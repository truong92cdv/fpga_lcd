==> flow/design.v <==
module LCD_display(
    input           clk,
    input           reset_n,
    input   [127:0] row0,
    input   [127:0] row1,
    output          RS,
    output          EN,
    output    [7:0] DATA
);
    localparam  [2:0]   INITIAL = 3'b000,
                        ADDR_R0 = 3'b001,
                        DATA_R0 = 3'b010,
                        ADDR_R1 = 3'b011,
                        DATA_R1 = 3'b100,
                        STOP    = 3'b101;
    wire [7:0]  row0_data   [0:15];
    wire [7:0]  row1_data   [0:15];
    wire [7:0]  cmd         [0:5];
    reg  [2:0]  state;
    reg [20:0]  counter;
    reg  [4:0]  ptr;
    reg  [7:0]  DATA_reg;
    reg         RS_reg;
    reg         EN_reg;
    assign RS   = RS_reg;
    assign EN   = EN_reg;
    assign DATA = DATA_reg;
    assign cmd[0] = 8'h00;       
    assign cmd[1] = 8'h38;       
    assign cmd[2] = 8'h0c;       
    assign cmd[3] = 8'h01;       
    assign cmd[4] = 8'h02;       
    assign cmd[5] = 8'h06;       
    generate
        genvar i;
        for (i = 1; i < 17; i=i+1) begin: for_name
            assign row0_data[16-i] = row0[(i*8)-1:i*8-8];
            assign row1_data[16-i] = row1[(i*8)-1:i*8-8];
        end
    endgenerate
    always @(negedge clk) begin
        if (~reset_n) begin
            state   <= INITIAL;
            counter <= 0;
            ptr     <= 0;
            RS_reg  <= 0;
            EN_reg  <= 0;
            DATA_reg<= 0;
        end else begin
            case (state)
                INITIAL: begin
                    counter <= counter + 1;
                    RS_reg  <= 0;
                    DATA_reg<= cmd[ptr];
                    if (counter == 20) EN_reg <= 1;
                    else if (counter == 60) EN_reg <= 0;
                    else if (counter == 328_000) begin   
                        counter <= 0;
                        if (ptr == 5) state <= ADDR_R0;
                        else ptr <= ptr + 1;    
                    end
                end
                ADDR_R0: begin
                    counter <= counter + 1;
                    RS_reg  <= 0;                        
                    DATA_reg<= 8'h80;                    
                    if (counter == 20) EN_reg <= 1;
                    else if (counter == 60) EN_reg <= 0;
                    else if (counter == 10_000) begin    
                        counter <= 0;
                        ptr <= 0;
                        state <= DATA_R0;
                    end
                end
                DATA_R0: begin
                    counter <= counter + 1;
                    RS_reg  <= 1;                        
                    DATA_reg<= row0_data[ptr];
                    if (counter == 20) EN_reg <= 1;
                    else if (counter == 60) EN_reg <= 0;
                    else if (counter == 10_000) begin    
                        counter <= 0;
                        if (ptr == 15) state <= ADDR_R1;
                        else ptr <= ptr + 1;
                    end
                end
                ADDR_R1: begin
                    counter <= counter + 1;
                    RS_reg  <= 0;                            
                    DATA_reg<= 8'hC0;                        
                    if (counter == 20) EN_reg <= 1;
                    else if (counter == 60) EN_reg <= 0;
                    else if (counter == 10_000) begin        
                        counter <= 0;
                        ptr <= 0;
                        state <= DATA_R1;
                    end
                end
                DATA_R1: begin
                    counter <= counter + 1;
                    RS_reg  <= 1;                            
                    DATA_reg<= row1_data[ptr];
                    if (counter == 20) EN_reg <= 1;
                    else if (counter == 60) EN_reg <= 0;
                    else if (counter == 10_000) begin        
                        counter <= 0;
                        if (ptr == 15) state <= STOP;
                        else ptr <= ptr + 1;
                    end
                end
                STOP: begin
                    counter <= counter + 1;
                    RS_reg  <= 0;
                    DATA_reg<= 8'h02;                        
                    if (counter == 20) EN_reg <= 1;
                    else if (counter == 60) EN_reg <= 0;
                    else if (counter == 2_000_000) begin     
                        counter <= 0;
                        state <= ADDR_R0;
                    end
                end
            endcase
        end
    end
endmodule
module gen_data(
    output [127:0] row0,
    output [127:0] row1
);
    assign row0 = " Happy New Year ";
    assign row1 = "      2025      ";
endmodule
module top(
    input           clk,
    input           reset_n,
    output          RS,
    output          EN,
    output  [7:0]   DATA
);
    wire    [127:0] row0;
    wire    [127:0] row1;
    gen_data gen_data_inst(
        .row0   (row0),
        .row1   (row1)
    );
    LCD_display LCD_display_inst(
        .clk    (clk),
        .reset_n(reset_n),
        .row0   (row0),
        .row1   (row1),
        .RS     (RS),
        .EN     (EN),
        .DATA   (DATA)
    );
endmodule
## Tool chain data of top

The steps from the RTL of top to its reports follow in flow order.
Line numbers count from 1 in the design file above.
Library cell names are shortened.
The mark -- stands for no value.

- Top: top
- Clock: clk
- Library: sky130hd
- Corner: tt_025C_1v80

## Elaborated design

Yosys after proc, flatten, opt, wreduce and memory -nomap, before mapping. Memory bits, and registers merged into a memory's read port (data or address), are not among the register bits. Print and check cells are not counted.

- Register bits: 39

- Mux-type cells: 52
- $add $sub $neg: 2
- Equal/unequal tests: 62
- Reduce/logical cells: 20

Operator list:

| operator | count |
|---|---|
| two-way mux 21 bit | 9 |
| case mux 8 bit (select 6 bit) | 2 |
| case mux 8 bit (select 10 bit) | 1 |
| case mux 21 bit (select 3 bit) | 1 |
| two-way mux 3 bit | 21 |
| two-way mux 5 bit | 11 |
| inequality test 2 bit with constant B | 18 |
| == test 4 bit with constant B | 8 |
| case mux 8 bit (select 4 bit) | 1 |
| inequality test 2 x 1 -> 1 bit with constant B | 11 |
| AND reduction 22 bit | 1 |
| adder 21 x 1 -> 21 bit with constant B | 1 |
| == test 21 x 14 -> 1 bit with constant B | 1 |
| == test 21 x 19 -> 1 bit with constant B | 1 |
| == test 21 bit with constant B | 1 |
| == test 21 x 5 -> 1 bit with constant B | 1 |
| == test 21 x 6 -> 1 bit with constant B | 1 |
| case mux 3 bit (select 6 bit) | 1 |
| == test 4 x 3 -> 1 bit with constant B | 4 |
| case mux 5 bit (select 3 bit) | 1 |
| AND reduction 12 bit | 1 |
| OR reduction 12 bit | 1 |
| OR reduction 2 bit | 6 |
| == test 3 x 2 -> 1 bit with constant B | 4 |
| == test 3 bit with constant B | 4 |
| OR reduction 4 bit | 3 |
| == test 4 x 2 -> 1 bit with constant B | 2 |
| == test 3 x 1 -> 1 bit with constant B | 2 |

Not listed: further kinds 14, cells in them 17.

## Longest topological paths

Depth = most cells in a row (Yosys ltp): at word level without a register or memory, in the mapped netlist without a sequential cell, where the memories' decode and read muxes count.

- Word-level depth: 6
- ABC_AREA: 0
- Mapped depth: 9
- Depth with buffers taken out: 7

## After synthesis

Source: synth_stat.txt of the flow (Yosys; design flattened, memories mapped). It holds for the ABC_AREA given above (unset counts as 0); a run with the other value may have another netlist.
Totals and module areas in this step are rounded.

Cells by type:

| type | count | area in all (um^2) |
|---|---|---|
| dfxtp_1 | 42 | 840.806 |
| xnor2_1 | 17 | 148.893 |
| nor2_2 | 20 | 125.12 |
| ha_1 | 9 | 112.608 |
| a21oi_1 | 22 | 110.106 |
| nor2_1 | 26 | 97.594 |
| nand2_1 | 24 | 90.086 |
| nor3_1 | 12 | 60.058 |
| inv_1 | 14 | 52.55 |
| nand4_1 | 8 | 50.048 |
| clkbuf_1 | 12 | 45.043 |
| nand3_1 | 8 | 40.038 |
| o21ai_0 | 8 | 40.038 |
| a32oi_1 | 4 | 35.034 |
| and4_1 | 4 | 35.034 |
| buf_6 | 3 | 33.782 |
| a31oi_1 | 5 | 31.28 |
| nor4_1 | 5 | 31.28 |

Not listed: further types 52, cells in them 87.

- Cell count: 330
- Sequential part of the area: 841 um^2
- Mapped area: 2710 um^2
- Flip-flops: 42

By module: a second synthesis without flattening, with its own total; a netlist apart from the flattened one above.

- Cells (unflattened synthesis): 847
- Area total of the unflattened synthesis: 6360 um^2

Each row is one instance without its submodules.

Modules:

| module | times used | area (um^2) | cells | seq. area (um^2) |
|---|---|---|---|---|
| LCD_display | 1 | 4430 | 589 | 841 |
| gen_data | 1 | 1930 | 258 | 0.0 |
| top | 1 | 0.0 | 0 | 0.0 |

==> results <==
Design top on sky130hd. What follows are 2 stored runs of the flow, each under its own settings; their order means nothing. The constraints put input and output delay at 20% of the set period each and load the outputs with 0.01 pF.
"achieved clock period" is the run's clock period less its worst setup slack. It is reckoned from that one timing run; input and output delays stay at 20% of the period that was set.
Values from the reports are rounded here.

### Run 1

==> flow/run.sh <==
#!/bin/bash
# the make line also repeats the synthesis and layout settings of config.mk as NAME=value (left out here)
make -C /OpenROAD-flow-scripts/flow DESIGN_CONFIG=/design/flow/config.mk WORK_HOME=/design/flow/orfs CLKGATE_MAP_FILE= finish
==> flow/config.mk <==
export PLATFORM = sky130hd
export DESIGN_NAME = top
export DESIGN_NICKNAME = top
export VERILOG_FILES = /design/flow/design.v
export SDC_FILE = /design/flow/constraint.sdc
export NUM_CORES = 4
export LEC_CHECK = 0
export ABC_AREA = 0
export CAP_MARGIN = 25
export CORE_MARGIN = 2
export CORE_UTILIZATION = 47
export MAX_ROUTING_LAYER = met5
export MIN_ROUTING_LAYER = met1
export PLACE_DENSITY_LB_ADDON = 0.04
export SLEW_MARGIN = 20
==> flow/constraint.sdc <==
create_clock -name core_clock -period 1.75 [get_ports {clk}]
set_input_delay 0.3500 -clock core_clock [delete_from_list [all_inputs] [get_ports {clk}]]
set_output_delay 0.3500 -clock core_clock [all_outputs]
set_load 0.01 [all_outputs]

Results of run 1:
- Post-layout utilization: 80.7 %
- Cell area after synthesis: 2710 um^2
- Achieved clock period: 2.261 ns
- Worst-case hold slack: 0.508 ns
- Sum of negative setup slack: -14.5 ns
- Total die area: 6390 um^2
- Lowest setup slack: -0.511 ns

### Run 2

==> flow/run.sh <==
#!/bin/bash
# the make line also repeats the synthesis and layout settings of config.mk as NAME=value (left out here)
make -C /OpenROAD-flow-scripts/flow DESIGN_CONFIG=/design/flow/config.mk WORK_HOME=/design/flow/orfs CLKGATE_MAP_FILE= finish
==> flow/config.mk <==
export PLATFORM = sky130hd
export DESIGN_NAME = top
export DESIGN_NICKNAME = top
export VERILOG_FILES = /design/flow/design.v
export SDC_FILE = /design/flow/constraint.sdc
export NUM_CORES = 4
export LEC_CHECK = 0
export CAP_MARGIN = 30
export CELL_PAD_IN_SITES_DETAIL_PLACEMENT = 1
export CELL_PAD_IN_SITES_GLOBAL_PLACEMENT = 1
export CORE_ASPECT_RATIO = 0.97
export CORE_MARGIN = 2
export CORE_UTILIZATION = 70
export GPL_ROUTABILITY_DRIVEN = 0
export GPL_TIMING_DRIVEN = 0
export PLACE_DENSITY_LB_ADDON = 0.29
export SLEW_MARGIN = 20
export TNS_END_PERCENT = 80
==> flow/constraint.sdc <==
create_clock -name core_clock -period 2.83 [get_ports {clk}]
set_input_delay 0.5660 -clock core_clock [delete_from_list [all_inputs] [get_ports {clk}]]
set_output_delay 0.5660 -clock core_clock [all_outputs]
set_load 0.01 [all_outputs]

Outcome of run 2: not finished: placement ended with error FLW-0024
